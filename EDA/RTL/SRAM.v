==> flow/design.v <==
interface apb_if(input logic PCLK, input logic PRSTN);
  logic				i_PSEL;
  logic				i_PEN;
  logic				i_PWRITE;
  logic		[31:0] 	i_PADDR;
  logic		[31:0] 	i_PWDATA;
  logic 	[31:0] 	o_PRDATA;
endinterface
module SRAM
#(
parameter ADDR_WIDTH = 6,
parameter DATA_WIDTH = 30,
parameter RAM_DEPTH = 64
)
(clk, i_cs, i_we, i_addr, i_din, o_dout);
  	input clk;
  	input i_cs;
  	input i_we;
    input[ADDR_WIDTH-1 : 0] i_addr;
 	input[DATA_WIDTH-1 : 0] i_din;
 	output[DATA_WIDTH-1 : 0] o_dout;
  	reg[DATA_WIDTH-1:0] r_mem [0:RAM_DEPTH-1];
    assign o_dout = (i_cs && !i_we) ? r_mem[i_addr] : 'b0;
  	always @(posedge clk) begin
      	if(i_cs && i_we) begin
          r_mem[i_addr] <= i_din;        
      	end
  	end
  	always @(posedge clk) begin
      	if(i_cs && !i_we) begin
          r_mem[i_addr] <= r_mem[i_addr];        
      	end
  	end
endmodule
-- Reports on SRAM
What the tools print for SRAM, step after step.
Lines are those of the file above, counted from 1.
Operators: Yosys type, input widths -> output width; for muxes data width and select width s.
Library cell names are shortened.
A cell with n/a has no value.
- top: SRAM
- clock port: clk
- library: sky130hd
- library corner: tt_025C_1v80

-- Word level
Source: Yosys, flattened and elaborated, memories not mapped. Widths are those after wreduce; folded enables and synchronous resets count as part of the registers. Registers that Yosys merges into a memory's read port (data or address) are not register bits. Print and check cells do not count. Equal cells are merged and count once.
Yosys's memory passes give these memory sizes; they may raise the number of words (mostly to a power of two), join words into wider ones and drop unused or constant bits.
- noted register bits: 0
- latch bits: 0
- memory bits (writable): 1920
- memory bits (read-only) at 0
- clocked read ports x word width at 0
- noted memories: 1
- noted bits of input ports: 39
- output and inout port bits: 30
- noted cells after elaboration: 11
- noted add/sub/neg operators: 0
- noted multiply operators: 0
- noted divide/modulo/power cells: 0
- order comparisons at 0
- equality and inequality tests: 0
- shifts and indexed selects: 0
- multiplexer cells: 6
- bitwise logic cells at 1
- noted reductions and logical operators: 3
- memory list (memory ; words ; width ; rd ports ; write ports ; RTL line ; RTL):
    r_mem ; 64 ; 30 ; 1 ; 1 ; 22 ; reg[DATA_WIDTH-1:0] r_mem [0:RAM_DEPTH-1];
- operators with widths (kind ; number):
    $mux 30 ; 4
    $logic_and 1x1->1 ; 2
    $mux 1 ; 2
    $or 1x1->1 ; 1
    $logic_not 1->1 ; 1

-- Longest topological paths
Depth = most cells in a row (Yosys ltp): at word level without a register or memory, in the mapped netlist without a sequential cell, where the memories' decode and read muxes count.
- noted word-level depth: 4
- ABC_AREA at 0
- noted gate-level depth with buffers: 12
- noted gate-level depth less buffers: 6

-- After synthesis
The flow's flattened synthesis, as Yosys stat reports it; memories are mapped. The netlist is that of the ABC_AREA named above (0 if unset); the other value can give another one.
- cells by type (cell type ; number ; total area (um^2)):
    edfxtp_1 ; 1920 ; 5.77E+04
    a22oi_1 ; 333 ; 2.5E+03
    a221oi_1 ; 223 ; 1.95E+03
    mux2i_1 ; 140 ; 1.4E+03
    o22ai_1 ; 156 ; 975.936
    a21oi_1 ; 174 ; 870.835
    nand3b_1 ; 99 ; 743.213
    buf_2 ; 138 ; 690.662
    mux4_2 ; 30 ; 675.648
    nor2_1 ; 162 ; 608.083
    clkbuf_1 ; 138 ; 517.997
    or3b_2 ; 51 ; 446.678
    a22o_1 ; 47 ; 411.645
    nand3_1 ; 71 ; 355.341
    mux2_2 ; 30 ; 337.824
    buf_6 ; 28 ; 315.302
    nor3_1 ; 53 ; 265.254
    buf_4 ; 35 ; 262.752
Not listed: further types 58, cells in them 569.
- noted mapped cells: 4397
- noted cell area after synthesis: 74970.7 um^2
- area of sequential cells: 57655.3 um^2
- flip-flops at 1920
- buffers at 362

-- Worst setup path after synthesis
Path of least setup slack by OpenSTA after synthesis, without wires, with an ideal clock, recovery checks aside; 20% of the period is set as input and as output delay. Where synthesis merged equal registers, the netlist keeps one of their names.
- path kind: input port to flip-flop
- start: input port i_addr[2]
- end: memory r_mem[0][17]
- period at 5460 ps
- external input delay at 1092 ps
- library setup time: 588 ps
- launch time at the first pin: 1092 ps
- arrival at 4656 ps
- data required time at 4872 ps
- noted path slack: 216 ps
- noted delay of the path: 4152 ps
- noted stages on the path: 8
- path buffers at 3
- noted period reached after synthesis: 5244 ps
"delay of the path" = arrival - input delay + setup time.
"stages on the path": output pins that drive a net of the path, with the launching flip-flop's if there is one; two outputs of one cell count as two.
"period reached after synthesis" = period - worst setup slack (recovery checks aside). The figure is calculated, with input and output delays left at 20% of the set period.
The rows between start and end are the longest chain of elaborated cells between them; the timing report does not say that the signal goes this way. Where chains are equally long, one stands for them.
A line is the first line of the expression or statement that the cell stems from. Yosys adds cells for indexed reads and writes and turns some case tables into memories.
The chain passes a memory read, where the word-level depth is cut; so it can be longer than that depth.
- path through: buf_4 or4b_2 clkbuf_1 clkbuf_1 o22ai_1 nor4_1 o2111a_1 a31oi_1
- length of the longest elaborated chain at 3
- noted elaborated cells on any way between the ends: 3
- noted RTL lines with such cells: 2
- those cells by class: 2 x mux; 1 x memory
- ends and longest elaborated chain, after synthesis (element ; RTL line ; RTL):
    from (decl) ; 19 ; input[ADDR_WIDTH-1 : 0] i_addr;
    $mem_v2 64x30 ; 22 ; reg[DATA_WIDTH-1:0] r_mem [0:RAM_DEPTH-1];
    $mux 30 ; 30 ; if(i_cs && !i_we) begin
    $mux 30 ; n/a ;
    to (decl) ; 22 ;

-- Worst path after layout
Path of least setup slack in the final report of run 1 (OpenROAD, finished layout, wires in). Where an end is a register, its clock arrival counts in the times.
The path's times are printed in steps of 10 ps; the period is the one set.
- path kind: input port to output port
- start: input port i_addr[4]
- end: output port o_dout[4]
- period at 3520 ps
- external input delay at 700 ps
- output delay: 700 ps
- launch time at the first pin: 700 ps
- arrival at 3640 ps
- data required time at 2820 ps
- noted path slack: -830 ps
- noted stages on the path: 10
- path buffers at 4
The rows between start and end are the longest chain of elaborated cells between them; the timing report does not say that the signal goes this way. Where chains are equally long, one stands for them.
The chain passes a memory read, where the word-level depth is cut; so it can be longer than that depth.
- path through: clkbuf_4 buf_8 and3b_2 nand2_1 buf_6 o22a_2 o211ai_1 nor4_4 nor2_1 buf_4
- length of the longest elaborated chain at 2
- noted elaborated cells on any way between the ends: 2
- noted RTL lines with such cells: 2
- those cells by class: 1 x mux; 1 x memory
- ends and longest elaborated chain, post-layout (element ; RTL line ; RTL):
    from (decl) ; 19 ; input[ADDR_WIDTH-1 : 0] i_addr;
    $mem_v2 64x30 ; 22 ; reg[DATA_WIDTH-1:0] r_mem [0:RAM_DEPTH-1];
    $mux 30 ; 23 ; assign o_dout = (i_cs && !i_we) ? r_mem[i_addr] : 'b0;
    to (decl) ; 21 ; output[DATA_WIDTH-1 : 0] o_dout;

Ticket comment

2 stored runs of SRAM in the flow (synthesis by Yosys, layout by OpenROAD, sky130hd cells), in arbitrary order. Constraints: input delay and output delay 20% of the set period each, output load 0.01 pF.
"period achieved" means the clock period less the worst setup slack. The figure is calculated, with input and output delays left at 20% of the set period.
By "power consumption" is meant OpenSTA's value without simulated activity: inputs other than the clock are taken to toggle once in ten clock periods, and the tool carries that through the logic.

Run 1

==> flow/run.sh <==
#!/bin/bash
# the make line also repeats the synthesis and layout settings of config.mk as NAME=value (left out here)
make -C /OpenROAD-flow-scripts/flow DESIGN_CONFIG=/design/flow/config.mk WORK_HOME=/design/flow/orfs CLKGATE_MAP_FILE= finish
==> flow/config.mk <==
export PLATFORM = sky130hd
export DESIGN_NAME = SRAM
export DESIGN_NICKNAME = SRAM
export VERILOG_FILES = /design/flow/design.v
export SDC_FILE = /design/flow/constraint.sdc
export NUM_CORES = 4
export LEC_CHECK = 0
export CAP_MARGIN = 15
export CORE_MARGIN = 2
export CORE_UTILIZATION = 20
export GPL_TIMING_DRIVEN = 0
export PLACE_DENSITY = 0.54
export SLEW_MARGIN = 20
==> flow/constraint.sdc <==
create_clock -name core_clock -period 3.52 [get_ports {clk}]
set_input_delay 0.7040 -clock core_clock [delete_from_list [all_inputs] [get_ports {clk}]]
set_output_delay 0.7040 -clock core_clock [all_outputs]
set_load 0.01 [all_outputs]

Measured in run 1:
- die size at 379,764.0 um^2
- worst setup slack after layout: -826 ps
- total negative slack: -14,523 ps
- netlist area reported by Yosys at 74,970.7 um^2
- noted the standard-cell area of the final layout: 103,034.0 um^2
- noted the worst hold slack in the final report: 784 ps
- noted the power consumption: 53,279 µW
- period achieved at 4,346 ps

Run 2

==> flow/run.sh <==
#!/bin/bash
# the make line also repeats the synthesis and layout settings of config.mk as NAME=value (left out here)
make -C /OpenROAD-flow-scripts/flow DESIGN_CONFIG=/design/flow/config.mk WORK_HOME=/design/flow/orfs CLKGATE_MAP_FILE= finish
==> flow/config.mk <==
export PLATFORM = sky130hd
export DESIGN_NAME = SRAM
export DESIGN_NICKNAME = SRAM
export VERILOG_FILES = /design/flow/design.v
export SDC_FILE = /design/flow/constraint.sdc
export NUM_CORES = 4
export LEC_CHECK = 0
export CAP_MARGIN = 20
export CORE_ASPECT_RATIO = 1.19
export CORE_MARGIN = 2
export CORE_UTILIZATION = 31
export GPL_ROUTABILITY_DRIVEN = 1
export MAX_ROUTING_LAYER = met5
export PLACE_DENSITY_LB_ADDON = 0.08
export SETUP_SLACK_MARGIN = 0.1
export SLEW_MARGIN = 20
==> flow/constraint.sdc <==
create_clock -name core_clock -period 4.39 [get_ports {clk}]
set_input_delay 0.8780 -clock core_clock [delete_from_list [all_inputs] [get_ports {clk}]]
set_output_delay 0.8780 -clock core_clock [all_outputs]
set_load 0.01 [all_outputs]

Measured in run 2:
- die size at 245,804.0 um^2
- worst setup slack after layout: 90 ps
- total negative slack: 0 ps
- netlist area reported by Yosys at 74,970.7 um^2
- noted the standard-cell area of the final layout: 98,248.0 um^2
- noted the worst hold slack in the final report: 842 ps
- noted the power consumption: 42,332 µW
- period achieved at 4,300 ps
